==> flow/design.v <==
module spi_master
#(
    parameter CLKS_PER_HALF_BIT = 2  
)
(
    input logic       i_rst,
    input logic       i_clk,
    input logic       i_tx_valid,
    input logic [7:0] i_tx_byte,
    output logic      o_tx_ready,
    output logic       o_rx_valid,
    output logic [7:0] o_rx_byte,
    output logic      o_sclk,
    output logic      o_mosi,
    output logic      o_cs_n,
    input logic       i_miso
);
typedef enum logic [0:0] {
    S_IDLE,      
    S_TRANSMIT   
} tx_state_t;
parameter BITS_PER_BYTE = 8;
tx_state_t tx_state_nxt, tx_state_ff;
logic [7:0] tx_byte_ff, tx_byte_nxt, rx_byte_ff, rx_byte_nxt;
logic [3:0] spi_clks_cnt_nxt, spi_clks_cnt_ff;  
logic [$bits(CLKS_PER_HALF_BIT)-1:0] clks_cnt_nxt,clks_cnt_ff;
logic sclk_ff, sclk_nxt;
logic cs_ff, cs_nxt;
logic rx_valid_ff, rx_valid_nxt;
always_comb begin
    tx_state_nxt = tx_state_ff;
    tx_byte_nxt  = tx_byte_ff;
    clks_cnt_nxt = clks_cnt_ff;
    spi_clks_cnt_nxt = spi_clks_cnt_ff;
    sclk_nxt = sclk_ff;
    cs_nxt  = cs_ff;
    rx_valid_nxt = rx_valid_ff;
    rx_byte_nxt  = rx_byte_ff;
    o_tx_ready = 1'b0;
    case (tx_state_ff)
        S_IDLE: begin
            o_tx_ready = 1'b1;
            sclk_nxt = 1'b0;
            rx_valid_nxt = 1'b0;
            if (i_tx_valid) begin
                tx_byte_nxt  = i_tx_byte;
                tx_state_nxt = S_TRANSMIT;
                spi_clks_cnt_nxt = BITS_PER_BYTE;
                clks_cnt_nxt = CLKS_PER_HALF_BIT;
                cs_nxt    = 1'b0;
                rx_byte_nxt = {rx_byte_ff[6:0], i_miso};
            end else begin
                tx_state_nxt = S_IDLE;  
            end
        end
        S_TRANSMIT: begin
            if ((spi_clks_cnt_ff == 0) && (clks_cnt_ff == 1)) begin  
                tx_state_nxt = S_IDLE;  
                sclk_nxt   = 1'b0;      
                cs_nxt    = 1'b1; 
                rx_valid_nxt = 1'b1;           
            end else begin
                if ((clks_cnt_ff == 1)) begin 
                    if (sclk_ff) begin  
                        spi_clks_cnt_nxt = spi_clks_cnt_ff - 1;
                        tx_byte_nxt      = tx_byte_ff << 1;
                    end else begin  
                        rx_byte_nxt = {rx_byte_ff[6:0], i_miso};
                    end
                    clks_cnt_nxt = CLKS_PER_HALF_BIT;
                    sclk_nxt = !sclk_nxt;
                end else begin
                    clks_cnt_nxt = clks_cnt_ff - 1;
                end
                tx_state_nxt = S_TRANSMIT;
            end
        end
    endcase
end
always_ff @(posedge i_clk) begin
    tx_state_ff         <= tx_state_nxt;
    tx_byte_ff          <= tx_byte_nxt;
    spi_clks_cnt_ff     <= spi_clks_cnt_nxt;
    clks_cnt_ff         <= clks_cnt_nxt;
    cs_ff               <= cs_nxt;
    rx_valid_ff         <= rx_valid_nxt;
    rx_byte_ff          <= rx_byte_nxt;
    sclk_ff             <= sclk_nxt;
    if (i_rst) begin
        tx_state_ff     <= S_IDLE;
        tx_byte_ff      <= '0;
        spi_clks_cnt_ff <= '0;
        clks_cnt_ff     <= '0;
        sclk_ff         <= 1'b0;
        cs_ff           <= 1'b1;
        rx_valid_ff     <= 1'b0;
        rx_byte_ff      <= 8'h00;
    end
end
assign o_sclk     = sclk_ff;
assign o_mosi     = tx_byte_ff[7];
assign o_cs_n     = cs_ff; 
assign o_rx_valid = rx_valid_ff;
assign o_rx_byte  = rx_byte_ff;
endmodule
Tool chain data of spi_master:

Tool output for the design above, in the order of the flow.
Line numbers count from 1 in the design file above.
Cell names lack the library's common part.
A cell with - has no value.

* design top: spi_master
* clock: i_clk
* cell library: sky130hd
* library corner: tt_025C_1v80

Word level:

Counts by Yosys on the flattened word-level netlist (proc, flatten, opt, wreduce; memories kept). Register bits leave out memories and registers merged into their read ports (data or address). Print and check cells are left out. Cells with the same type and inputs are merged into one.

* flip-flop bits (word level): 56
* input port bits: 12
* clocked read ports x word width: 0
* cells after elaboration: 56
* memories kept: 0
* RAM bits: 0
* bits in latches: 0
* ROM bits: 0

* shifts and indexed selects: 0
* div/mod/pow operators: 0
* bitwise operators: 1
* equality and inequality tests: 8
* add/subtract/negate cells: 2
* multiplexer cells: 30
* multipliers: 0
* magnitude comparators: 0
* reductions and logical operators: 7

Operators with widths (number)
* 32-bit two-way mux: 3
* 32-bit case mux with 2-bit select: 1
* 8-bit two-way mux: 8
* 32-bit by 1-bit subtractor with 32-bit output (second input constant): 1
* 32-bit by 1-bit == test with 1-bit output (second input constant): 1
* 8-bit case mux with 2-bit select: 2
* 4-bit two-way mux: 4
* 1-bit case mux with 2-bit select: 5
* 4-bit AND reduction: 2
* 4-bit case mux with 2-bit select: 1
* 2-bit by 1-bit inequality test with 1-bit output (second input constant): 3
* 2-bit inequality test (second input constant): 3
* 1-bit two-way mux: 6
* 2-bit AND reduction: 2
* 4-bit by 1-bit subtractor with 4-bit output (second input constant): 1
* 4-bit logical NOT: 1
* 3-bit by 1-bit inequality test with 1-bit output (second input constant): 1
* 1-bit logical AND: 1
* 1-bit NOT: 1
* 1-bit logical NOT: 1

Longest topological paths:

Yosys ltp: most cells in a row. Word level: on the elaborated netlist, between registers, memories and ports. Mapped: between sequential cells and ports; inverters and the memories' decode and read muxes count.

* depth after elaboration: 5
* ABC_AREA: 0
* mapped depth: 9
* mapped depth without buffers: 7

After synthesis:

Yosys stat after the flow's synthesis: flattened, memories mapped to cells. It holds for the ABC_AREA given above (unset counts as 0); a run with the other value may have another netlist.
The area totals of this step are shown rounded.

Cell types (number)
* dfxtp_1: 56
* or4_1: 21
* a21oi_1: 30
* nor3_1: 24
* nand2_1: 28
* mux2i_1: 10
* o31ai_1: 12
* or3_1: 12
* a221oi_1: 8
* clkbuf_1: 18
* nand3_1: 13
* o21ai_0: 13
* nor2_1: 17
* nor2b_1: 9
* nand4_1: 8
* nor4_1: 8
* nand4b_1: 5
* ha_1: 3

Not listed: further types 24, cells in them 46.

* sequential part of the area: 1100 um^2
* chip area (Yosys): 2900 um^2
* mapped flip-flops: 56
* buffer cells: 21
* cells in the netlist: 341

Worst setup path after synthesis:

Path of least setup slack by OpenSTA after synthesis, without wires, with an ideal clock, recovery checks aside; 20% of the period is set as input and as output delay. Where synthesis merged equal registers, the netlist keeps one of their names.

* path kind: register to register
* start: register clks_cnt_ff[24]
* end: register clks_cnt_ff[31]
* setup slack: -0.181 ns
* path delay: 2.431 ns
* data required time: 2.180 ns
* stages: 6
* time at the first pin: 0.000 ns
* arrival time: 2.361 ns
* clock period: 2.25 ns
* synthesis period reached: 2.431 ns

"path delay" = arrival - input delay + setup time.
"stages" counts driving pins, that of a launching flip-flop among them; a cell with two outputs on the path counts twice.
"synthesis period reached" is the clock period less the worst setup slack; recovery checks do not enter. This is arithmetic on one report: input and output delays are still those of the set period (20% each).
The rows between start and end are the longest chain of elaborated cells between them; the timing report does not say that the signal goes this way. Where chains are equally long, one stands for them.
A line is the first line of the expression or statement that the cell stems from. Yosys adds cells for indexed reads and writes and turns some case tables into memories.

* cell sequence: dfxtp_1 or4_4 or4_4 or4_4 or4_1 a21oi_1
* length of the longest elaborated chain: 4
* elaborated cells between the ends (all ways): 8
* classes of those cells: add/sub: 1; eq/ne: 2; mux: 3; reduce/logical: 2

RTL lines, path after synthesis
* from (decl): line 26 `logic [$bits(CLKS_PER_HALF_BIT)-1:0] clks_cnt_nxt,clks_cnt_ff;`
* from (assign): line 84 `clks_cnt_ff         <= clks_cnt_nxt;`
* from (assign): line 93 `clks_cnt_ff     <= '0;`
* 32-bit by 1-bit subtractor with 32-bit output: line 73 `clks_cnt_nxt = clks_cnt_ff - 1;`
* 32-bit two-way mux: line 63 `if ((clks_cnt_ff == 1)) begin`
* 32-bit two-way mux: line 57 `if ((spi_clks_cnt_ff == 0) && (clks_cnt_ff == 1)) begin`
* 32-bit case mux with 2-bit select: line 40 `case (tx_state_ff)`
* to (assign): line 84
* to (assign): line 93
* to (decl): line 26

Path in the finished layout:

From the final timing report of stored run 1: the path of least setup slack in the routed layout; clock arrival at registers is part of the times.

* path kind: input to register
* start: input port i_tx_valid
* end: register clks_cnt_ff[16]
* stages: 6
* arrival time: 3.09 ns
* setup slack: 1.80 ns
* clock period: 4.65 ns
* time at the first pin: 0.93 ns
* data required time: 4.89 ns

The rows between start and end are the longest chain of elaborated cells between them; the timing report does not say that the signal goes this way. Where chains are equally long, one stands for them.

* cell sequence: clkdlybuf4s50_1 or2_2 nand4_1 or4_1 or3_1 a21oi_1
* length of the longest elaborated chain: 2
* elaborated cells between the ends (all ways): 4
* classes of those cells: eq/ne: 1; mux: 2; reduce/logical: 1

RTL lines, path after layout
* from (decl): line 8 `input logic       i_tx_valid,`
* 32-bit two-way mux: line 45 `if (i_tx_valid) begin`
* 32-bit case mux with 2-bit select: line 40 `case (tx_state_ff)`
* to (assign): line 84 `clks_cnt_ff         <= clks_cnt_nxt;`
* to (assign): line 93 `clks_cnt_ff     <= '0;`
* to (decl): line 26 `logic [$bits(CLKS_PER_HALF_BIT)-1:0] clks_cnt_nxt,clks_cnt_ff;`

Data sheet: physical implementation of spi_master

Measured results for spi_master: 2 stored runs of the Yosys and OpenROAD flow on sky130hd. The settings differ; the order carries no meaning. The constraints put input and output delay at 20% of the set period each and load the outputs with 0.01 pF.
"clock period achieved": clock period set for the run, less the worst setup slack. It is reckoned from that one timing run; input and output delays stay at 20% of the period that was set.
Values from the reports are rounded here.

### Stored run 1

Settings: `period_ns=4.65`, `CAP_MARGIN=20`, `CORE_MARGIN=2`, `CORE_UTILIZATION=40`, `SLEW_MARGIN=20`

- Worst hold slack after layout: 0.48 ns
- Clock period achieved: 2.852 ns
- Post-synthesis cell area: 2900 um^2
- Standard-cell area of the final layout: 3200 um^2
- Final utilization: 48%
- Setup slack of the worst path: 1.8 ns
- Die footprint: 7800 um^2

### Stored run 2

Settings: `period_ns=1.58`, `CORE_UTILIZATION=30`, `SETUP_SLACK_MARGIN=-0.16`, `PLACE_DENSITY_LB_ADDON=0.08`, `CORE_ASPECT_RATIO=0.61`, `CORE_MARGIN=4`, `GPL_ROUTABILITY_DRIVEN=1`, `CTS_CLUSTER_SIZE=58`, `CTS_CLUSTER_DIAMETER=306`, `SLEW_MARGIN=5`, `MIN_ROUTING_LAYER=met2`, `CAP_MARGIN=20`

- Worst hold slack after layout: 0.47 ns
- Clock period achieved: 2.465 ns
- Post-synthesis cell area: 2900 um^2
- Standard-cell area of the final layout: 5100 um^2
- Final utilization: 56%
- Setup slack of the worst path: -0.89 ns
- Die footprint: 11000 um^2
